==> flow/design.v <==
`timescale 1ns / 1ps
module Game(
input wire 			clk,
input wire[21:0]	counter,
input wire[3:0] 	state,
output reg[2:0]   	pos,
output reg[10:0] Cmarry,
output reg[10:0] Rmarry,
input wire[3:0] MOGU,
input wire[10:0] C1,
input wire[10:0] C2,
input wire[10:0] C3,
input wire[10:0] C4,
input wire[10:0] R1,
input wire[10:0] R2,
input wire[10:0] R3,
input wire[10:0] R4,
output reg[3:0] MM,
output reg inspire,
output reg lose,
output reg win,
output reg[7:0] score
    );
parameter BW = 240;
parameter BH = 180;
parameter MW = 24;
parameter MH = 50;
parameter MGMW = 16;
parameter MGMH = 16;
reg up;
reg up_move;
reg up_finish;
reg inspire_temp;
initial begin
	up<=0;
	up_move<=0;
	up_finish<=0;
	inspire<=0;
	MM<=0;
	lose=0;
	win=0;
	score=0;
end
always@(posedge clk) begin	
   inspire_temp <= inspire;
	if(inspire_temp != inspire && inspire == 1)
	    MM<=MOGU;
	if(MM == 0) inspire <= 1;
   if(state!=4'b1010) begin
	if(up_move == 1) begin
		if(counter == 2000000) begin
		   if(up_finish == 0) begin
			case(Rmarry)
			110:Rmarry <= Rmarry - 15;
			95:Rmarry <= Rmarry - 12;
			83:Rmarry <= Rmarry - 9;
			74:Rmarry <= Rmarry - 6;
			68:Rmarry <= Rmarry - 3;
			65:up_finish <= 1;
			endcase 
			end 
			else begin
			case(Rmarry)
			110:begin 
				up_move <= 0;
				up_finish <= 0;
				if(pos == 3'b011) pos <= 3'b010;
				else 					pos <= 3'b000;
			end
			95:Rmarry <= Rmarry + 15;
			83:Rmarry <= Rmarry + 12;
			74:Rmarry <= Rmarry + 9;
			68:Rmarry <= Rmarry + 6;
			65:Rmarry <= Rmarry + 3;
			endcase 
			end 
			if(pos == 3'b011) begin 
				if(Cmarry+MW<BW) Cmarry <= Cmarry + 5;
			end
			else 
				if(Cmarry>5) Cmarry <= Cmarry - 5;
			if(MM[0] == 1 && Rmarry+MH+2>R1 && ((Cmarry > C1+2 && Cmarry< C1+MGMW-2) || (Cmarry+2 < C1 && Cmarry+MW-2> C1))) begin
				if(up_finish == 1) begin
				MM[0] <= 0;
				if(score<8'b10011001) begin
					if(score[3:0] == 4'b1001) begin
						score[7:4] = score[7:4] + 1;
						score[3:0] = 0;
					end
					else score[3:0] = score[3:0] + 1;
				end 
				end
				else lose = 1;
			end
			if(MM[1] == 1 && Rmarry+MH+2>R2 && ((Cmarry > C2+2 && Cmarry< C2+MGMW-2) || (Cmarry+2 < C2 && Cmarry+MW-2> C2))) begin
				if(up_finish == 1) begin
				MM[1] <= 0;
				if(score<8'b10011001) begin
					if(score[3:0] == 4'b1001) begin
						score[7:4] = score[7:4] + 1;
						score[3:0] = 0;
					end
					else score[3:0] = score[3:0] + 1;
				end 
				end
				else lose = 1;
			end
			if(MM[2] == 1 && Rmarry+MH+2>R3 && ((Cmarry > C3+2 && Cmarry< C3+MGMW-2) || (Cmarry+2 < C3 && Cmarry+MW-2> C3))) begin
				if(up_finish == 1) begin
				MM[2] <= 0;
				if(score<8'b10011001) begin
					if(score[3:0] == 4'b1001) begin
						score[7:4] = score[7:4] + 1;
						score[3:0] = 0;
					end
					else score[3:0] = score[3:0] + 1;
				end 
				end
				else lose = 1;
			end
			if(MM[3] == 1 && Rmarry+MH+2>R4 && ((Cmarry > C4+2 && Cmarry< C4+MGMW-2) || (Cmarry+2 < C4 && Cmarry+MW-2> C4))) begin
				if(up_finish == 1) begin
				MM[3] <= 0;
				if(score<8'b10011001) begin
					if(score[3:0] == 4'b1001) begin
						score[7:4] = score[7:4] + 1;
						score[3:0] = 0;
					end
					else score[3:0] = score[3:0] + 1;
				end 
				end
				else lose = 1;
			end
			if(MM == 0) inspire <= 0;
		end
	end
	else if(up==1) begin
		if(counter==2000000)begin
		   if(up_finish == 0) begin
			case(Rmarry)
			110:Rmarry <= Rmarry - 15;
			95:Rmarry <= Rmarry - 12;
			83:Rmarry <= Rmarry - 9;
			74:Rmarry <= Rmarry - 6;
			68:Rmarry <= Rmarry - 3;
			65:up_finish <= 1;
			endcase 
			end 
			else begin
			case(Rmarry)
			110:begin up <= 0; up_finish <= 0; end
			95:Rmarry <= Rmarry + 15;
			83:Rmarry <= Rmarry + 12;
			74:Rmarry <= Rmarry + 9;
			68:Rmarry <= Rmarry + 6;
			65:Rmarry <= Rmarry + 3;
			endcase 
			end 
			if(MM[0] == 1 && Rmarry+MH+2>R1 && ((Cmarry > C1+2 && Cmarry< C1+MGMW-2) || (Cmarry+2 < C1 && Cmarry+MW-2> C1))) begin
				if(up_finish == 1) begin
				MM[0] <= 0;
				if(score<8'b10011001) begin
					if(score[3:0] == 4'b1001) begin
						score[7:4] = score[7:4] + 1;
						score[3:0] = 0;
					end
					else score[3:0] = score[3:0] + 1;
				end 
				end
				else lose = 1;
			end
			if(MM[1] == 1 && Rmarry+MH+2>R2 && ((Cmarry > C2+2 && Cmarry< C2+MGMW-2) || (Cmarry+2 < C2 && Cmarry+MW-2> C2))) begin
				if(up_finish == 1) begin
				MM[1] <= 0;
				if(score<8'b10011001) begin
					if(score[3:0] == 4'b1001) begin
						score[7:4] = score[7:4] + 1;
						score[3:0] = 0;
					end
					else score[3:0] = score[3:0] + 1;
				end 
				end
				else lose = 1;
			end
			if(MM[2] == 1 && Rmarry+MH+2>R3 && ((Cmarry > C3+2 && Cmarry< C3+MGMW-2) || (Cmarry+2 < C3 && Cmarry+MW-2> C3))) begin
				if(up_finish == 1) begin
				MM[2] <= 0;
				if(score<8'b10011001) begin
					if(score[3:0] == 4'b1001) begin
						score[7:4] = score[7:4] + 1;
						score[3:0] = 0;
					end
					else score[3:0] = score[3:0] + 1;
				end 
				end
				else lose = 1;
			end
			if(MM[3] == 1 && Rmarry+MH+2>R4 && ((Cmarry > C4+2 && Cmarry< C4+MGMW-2) || (Cmarry+2 < C4 && Cmarry+MW-2> C4))) begin
				if(up_finish == 1) begin
				MM[3] <= 0;
				if(score<8'b10011001) begin
					if(score[3:0] == 4'b1001) begin
						score[7:4] = score[7:4] + 1;
						score[3:0] = 0;
					end
					else score[3:0] = score[3:0] + 1;
				end 
				end
				else lose = 1;
			end
			if(MM == 0) inspire <= 0;
		end
	end
	else if(state != 4'b0000) begin
		case(state)
			4'b0010: begin
				pos <= 3'b000;
				Rmarry <= 110;
			end
			4'b0011: begin
			   Rmarry <= 110;
			   if(Cmarry>5) begin
			       if(counter==0) begin
						pos <= 3'b001;
						Cmarry <= Cmarry - 5;
					 end
				    if(counter==2000000) pos <= 3'b000;
				 end
			end
			4'b0100: begin
				pos <= 3'b010;
				Rmarry <= 110;
			end
			4'b0101: begin
			   Rmarry <= 110;
				if(Cmarry+MW<BW) begin
					if(counter==0) begin
						pos <= 3'b011;
						Cmarry <= Cmarry + 5;
					end
					if(counter==2000000) pos <= 3'b010;
				end
			end
			4'b1000: begin
			   up<=1;
				if(pos == 3'b001) pos <= 3'b000;
				else if(pos == 3'b011) pos <= 3'b010;
			end
			4'b0111: begin
				up_move <= 1;
				pos <= 3'b011;
			end
			4'b0110: begin
				up_move <= 1;
				pos <= 3'b001;
			end
		endcase 
			if(MM[0] == 1 && Rmarry+MH>R1 && ((Cmarry+5 > C1 && Cmarry+5< C1+MGMW) || (Cmarry < C1 && Cmarry+MW-5> C1))) begin
				 lose = 1;
			end
			if(MM[1] == 1 && Rmarry+MH>R2 && ((Cmarry+5 > C2 && Cmarry+5< C2+MGMW) || (Cmarry < C2 && Cmarry+MW-5> C2))) begin
				lose = 1;
			end
			if(MM[2] == 1 && Rmarry+MH>R3 && ((Cmarry+5 > C3 && Cmarry+5< C3+MGMW) || (Cmarry < C3 && Cmarry+MW-5> C3))) begin
				lose = 1;
			end
			if(MM[3] == 1 && Rmarry+MH>R4 && ((Cmarry+5 > C4 && Cmarry+5< C4+MGMW) || (Cmarry < C4 && Cmarry+MW-5> C4))) begin
			   lose = 1;
			end
	end 
	else begin
	   lose=0;
	   win=0;
	   score=0;
	   Cmarry <= 1;
		Rmarry <= 110;
		pos <= 010;
		MM <= 0;
		inspire <= 0;
	end
   end 
end
endmodule
Tool chain data of Game:

What the tools print for Game, step after step.
Lines are those of the file above, counted from 1.
Operators carry their Yosys type and port widths (W data, S select, Z words).
Cell names lack the library's common part.
A cell with n/a has no value.

* top: Game
* clock input: clk
* standard-cell library: sky130hd
* timing corner: tt_025C_1v80

Word-level counts:

Yosys after proc, flatten, opt, wreduce and memory -nomap, before mapping. Memory bits, and registers merged into a memory's read port (data or address), are not among the register bits. Print and check cells are not counted. Equal cells are merged and count once.

* bits in registers: 43
* input bits: 119
* output and inout bits: 40
* elaborated cells: 369

* add/sub/neg operators: 44
* $lt $le $gt $ge: 49
* equal/unequal tests: 44
* mux-type cells: 166
* bitwise logic cells: 1
* reductions and logical operators: 54

Operators by type and width (count)
* $gt A32 B11 Y1: 19
* $mux W8: 46
* $mux W11: 17
* $sub A32 B2 Y32 const B: 5
* $lt A11 B32 Y1: 4
* $pmux W11 S5: 2
* $lt A32 B11 Y1: 3
* $lt A32 B12 Y1: 3
* $mux W1: 70
* $eq A11 B7 Y1 const B: 6
* $add A11 B2 Y12 const B: 5
* $add A11 B5 Y12 const B: 5
* $add A4 B1 Y4 const B: 14
* $lt A8 B8 Y1 const B: 7
* $mux W4: 14
* $gt A11 B12 Y1: 4
* $lt A11 B11 Y1: 4
* $mux W3: 14
* $logic_and A1 B1 Y1: 33
* $add A11 B4 Y11 const B: 3
* $sub A11 B4 Y11 const B: 3
* $add A32 B2 Y32 const B: 1
* $lt A32 B8 Y1 const B: 1
* $eq A4 B4 Y1 const B: 8
* $ne A4 B4 Y1 const B: 8
* $sub A11 B3 Y11 const B: 2
* $eq A22 B21 Y1 const B: 1
* $logic_not A22 Y1: 1

Other operator kinds: 36; their cells: 55.

Longest topological paths:

Longest topological path by Yosys (ltp), each cell counted once; first at word level (registers and memories cut), then after technology mapping (sequential cells cut; the memories' decode and read muxes count).

* depth after elaboration: 37
* ABC_AREA: 1
* gate-level depth with buffers: 47
* depth with buffers taken out: 47

Mapped cells and area:

Source: synth_stat.txt of the flow (Yosys; design flattened, memories mapped). It holds for the ABC_AREA given above (unset counts as 0); a run with the other value may have another netlist.

* cell count: 2348
* mapped area: 16393.2 um2
* area of sequential cells: 1201.2 um2
* flip-flop cells: 42
* buffers: 22

Cells by type
* ha_1: count 449, total area 5.62E+03 um2
* nand2_1: count 343, total area 1.29E+03 um2
* inv_1: count 325, total area 1219.92 um2
* a21oi_1: count 216, total area 1.08E+03 um2
* edfxtp_1: count 36, total area 1.08E+03 um2
* xor2_1: count 96, total area 840.806 um2
* nor2_1: count 183, total area 686.909 um2
* o21ai_0: count 129, total area 645.619 um2
* nand3_1: count 124, total area 620.595 um2
* nand4_1: count 50, total area 312.8 um2
* nor3_1: count 44, total area 220.211 um2
* xnor2_1: count 23, total area 201.443 um2
* nand2_2: count 31, total area 193.936 um2
* o21bai_1: count 23, total area 172.666 um2
* nand3_2: count 16, total area 160.154 um2
* a221oi_1: count 17, total area 148.893 um2
* o211ai_1: count 19, total area 142.637 um2
* o21a_1: count 19, total area 142.637 um2

Not listed: further types 53, cells in them 205.

Worst setup path after synthesis:

Source: OpenSTA report_checks on the synthesized netlist (no wires, ideal clock, input and output delay 20% of the period each), path of least setup slack; recovery checks are left aside. Register names are those of the netlist, which keeps one name where synthesis merged equal registers.

* path kind: input to register
* start point: input port C1[4]
* end point: register (no name shown)
* clock period: 9760 ps
* input delay: 1952 ps
* setup time: 253 ps
* time at the first pin: 1952 ps
* data arrival time: 6669 ps
* required time: 9507 ps
* setup slack: 2838 ps
* path delay: 4970 ps
* driving pins on the path: 38
* buffers on the path: 0
* period reached after synthesis: 6922 ps

"path delay" is the arrival time less input delay plus setup time.
"driving pins on the path" counts driving pins, that of a launching flip-flop among them; a cell with two outputs on the path counts twice.
"period reached after synthesis" = period - worst setup slack (recovery checks aside). The figure is calculated, with input and output delays left at 20% of the set period.
The rows between start and end are the longest chain of elaborated cells between them; the timing report does not say that the signal goes this way. Where chains are equally long, one stands for them.
Each line given opens the expression or statement behind the cell; cells for indexed reads and writes are added by Yosys, which also makes memories of some case tables.

* cells stage by stage: inv_1 -> nor2_2 -> nand3_1 -> xor2_1 -> inv_1 -> nor2_1 -> a21oi_1 -> ha_1 -> nand2_1 -> o41ai_1 -> nor2_1 -> nand2_1 -> nand2_4 -> nand2_4 -> nor3_2 -> xnor2_1 -> inv_1 -> ha_1 -> [... 2 more ...] -> nand2_2 -> nand4_4 -> xor2_1 -> inv_1 -> ha_1 -> nand3_1 -> nor2_1 -> nand3_4 -> nand4_2 -> xor2_1 -> ha_1 -> nand2_1 -> a21oi_1 -> nand3_2 -> nand3_2 -> inv_2 -> o21ai_1 -> nor2_1
* cells in the longest elaborated chain: 37
* elaborated cells on any way between the ends: 86
* those cells by class: add/sub (13); compare (10); eq/ne (6); mux (53); reduce/logical (4)

Ends and longest elaborated chain, after synthesis
* start, declared: RTL line 10 `input wire[10:0] C1,`
* $add A11 B5 Y12: RTL line 159 `if(MM[0] == 1 && Rmarry+MH+2>R1 && ((Cmarry > C1+2 && Cmarry< C1+MGMW-2) || (Cmarry+2 < C1 && Cmarry+MW-2> C1) ...`
* $sub A32 B2 Y32: RTL line 159
* $lt A11 B32 Y1: RTL line 159
* $logic_and A1 B1 Y1: RTL line 159
* $logic_or A1 B1 Y1: RTL line 159
* $logic_and A1 B1 Y1: RTL line 159
* $mux W8: RTL line 159
* [... 23 more ...]
* $mux W4: RTL line 202
* $mux W8: RTL line 201
* $mux W8: RTL line 199 `if(up_finish == 1) begin`
* $mux W8: RTL line 198 `if(MM[3] == 1 && Rmarry+MH+2>R4 && ((Cmarry > C4+2 && Cmarry< C4+MGMW-2) || (Cmarry+2 < C4 && Cmarry+MW-2> C4) ...`
* $mux W8: RTL line 138 `if(counter==2000000)begin`
* $mux W8: RTL line 137 `else if(up==1) begin`
* $mux W8: RTL line 50 `if(up_move == 1) begin`
* end, assigned: RTL line 90
* end, assigned: RTL line 103
* end, declared: RTL line 22

Worst path after layout:

Path of least setup slack in the final report of stored run 1 (OpenROAD, finished layout, wires in). Where an end is a register, its clock arrival counts in the times.
The path's times are printed in steps of 10 ps; the period is the one set.

* path kind: input to register
* start point: input port C1[5]
* end point: register (no name shown)
* clock period: 12500 ps
* input delay: 2500 ps
* setup time: 250 ps
* time at the first pin: 2500 ps
* data arrival time: 8980 ps
* required time: 12560 ps
* setup slack: 3580 ps
* driving pins on the path: 42
* buffers on the path: 1

The rows between start and end are the longest chain of elaborated cells between them; the timing report does not say that the signal goes this way. Where chains are equally long, one stands for them.

* cells stage by stage: clkdlybuf4s50_1 -> ha_1 -> nand2_1 -> inv_1 -> nand2_1 -> nor2_1 -> xor2_1 -> inv_1 -> nor2_1 -> a21oi_1 -> ha_1 -> nand3_1 -> o41ai_1 -> nor2_1 -> nand2_1 -> nand2_4 -> nand2_4 -> nor3_2 -> [... 6 more ...] -> nand4_4 -> inv_2 -> o21ai_2 -> ha_1 -> nand3_1 -> nor2_1 -> nand3_4 -> nand4_2 -> clkinv_1 -> nand2_1 -> nand2_2 -> ha_1 -> nand2_1 -> a21oi_1 -> nand3_2 -> nand4_2 -> o21ai_1 -> nor2_1
* cells in the longest elaborated chain: 37
* elaborated cells on any way between the ends: 86
* those cells by class: add/sub (13); compare (10); eq/ne (6); mux (53); reduce/logical (4)

Ends and longest elaborated chain, after layout
* start, declared: RTL line 10 `input wire[10:0] C1,`
* $add A11 B5 Y12: RTL line 159 `if(MM[0] == 1 && Rmarry+MH+2>R1 && ((Cmarry > C1+2 && Cmarry< C1+MGMW-2) || (Cmarry+2 < C1 && Cmarry+MW-2> C1) ...`
* $sub A32 B2 Y32: RTL line 159
* $lt A11 B32 Y1: RTL line 159
* $logic_and A1 B1 Y1: RTL line 159
* $logic_or A1 B1 Y1: RTL line 159
* $logic_and A1 B1 Y1: RTL line 159
* $mux W8: RTL line 159
* [... 23 more ...]
* $mux W4: RTL line 202
* $mux W8: RTL line 201
* $mux W8: RTL line 199 `if(up_finish == 1) begin`
* $mux W8: RTL line 198 `if(MM[3] == 1 && Rmarry+MH+2>R4 && ((Cmarry > C4+2 && Cmarry< C4+MGMW-2) || (Cmarry+2 < C4 && Cmarry+MW-2> C4) ...`
* $mux W8: RTL line 138 `if(counter==2000000)begin`
* $mux W8: RTL line 137 `else if(up==1) begin`
* $mux W8: RTL line 50 `if(up_move == 1) begin`
* end, assigned: RTL line 90
* end, assigned: RTL line 103
* end, declared: RTL line 22

Ticket comment

Module Game, platform sky130hd: 2 stored runs of the flow (Yosys, OpenROAD) with differing settings, in no particular order. Input and output delays are each 20% of the period that was set; the output load is 0.01 pF.
"clock period reached" is the run's clock period less its worst setup slack. It is reckoned from that one timing run; input and output delays stay at 20% of the period that was set.
"worst setup path time": the worst setup path's part of the clock period (all of it between registers, 20% less for each end at a port) less its slack. A launch clock that arrives late makes it longer, a capture clock that arrives late makes it shorter.
By "total power after layout" is meant OpenSTA's value without simulated activity: inputs other than the clock are taken to toggle once in ten clock periods, and the tool carries that through the logic.
"worst setup path time" is given in steps of 10 ps.

### Stored run 1

Settings: `period_ns=12.5`, `CORE_UTILIZATION=37`, `SETUP_SLACK_MARGIN=3.04`, `PLACE_DENSITY=0.66`, `CORE_MARGIN=5`, `CELL_PAD_IN_SITES_DETAIL_PLACEMENT=1`, `TNS_END_PERCENT=50`, `ABC_AREA=1`, `GPL_TIMING_DRIVEN=0`, `GPL_ROUTABILITY_DRIVEN=1`, `CTS_CLUSTER_SIZE=58`, `SLEW_MARGIN=20`, `MAX_ROUTING_LAYER=met4`, `CAP_MARGIN=20`

- Final utilization: 43.2%
- Total power after layout: 2153 µW
- Final setup TNS: 0 ps
- Mapped cell area after synthesis: 16393.2 um2
- Clock period reached: 8921 ps
- Worst setup path time: 6420 ps
- Class of the worst setup path: input to register
- Standard-cell area after layout: 19033.3 um2
- Overall die area: 48615.8 um2
- Worst hold slack in the final report: 384 ps
- Worst setup slack after layout: 3579 ps

### Stored run 2

Settings: `period_ns=13.8`, `CORE_UTILIZATION=27`, `SETUP_SLACK_MARGIN=2.1`, `PLACE_DENSITY=0.46`, `CORE_MARGIN=3`, `MAX_ROUTING_LAYER=met4`, `CAP_MARGIN=20`, `SLEW_MARGIN=20`

- Mapped cell area after synthesis: 16338.2 um2
- Worst setup slack after layout: 3241 ps
- Final setup TNS: 0 ps
- Worst hold slack in the final report: 427 ps
- Standard-cell area after layout: 19050.8 um2
- Final utilization: 32.0%
- Total power after layout: 1690 µW
- Clock period reached: 10559 ps
- Overall die area: 63499.0 um2
- Worst setup path time: 7800 ps
- Class of the worst setup path: input to register
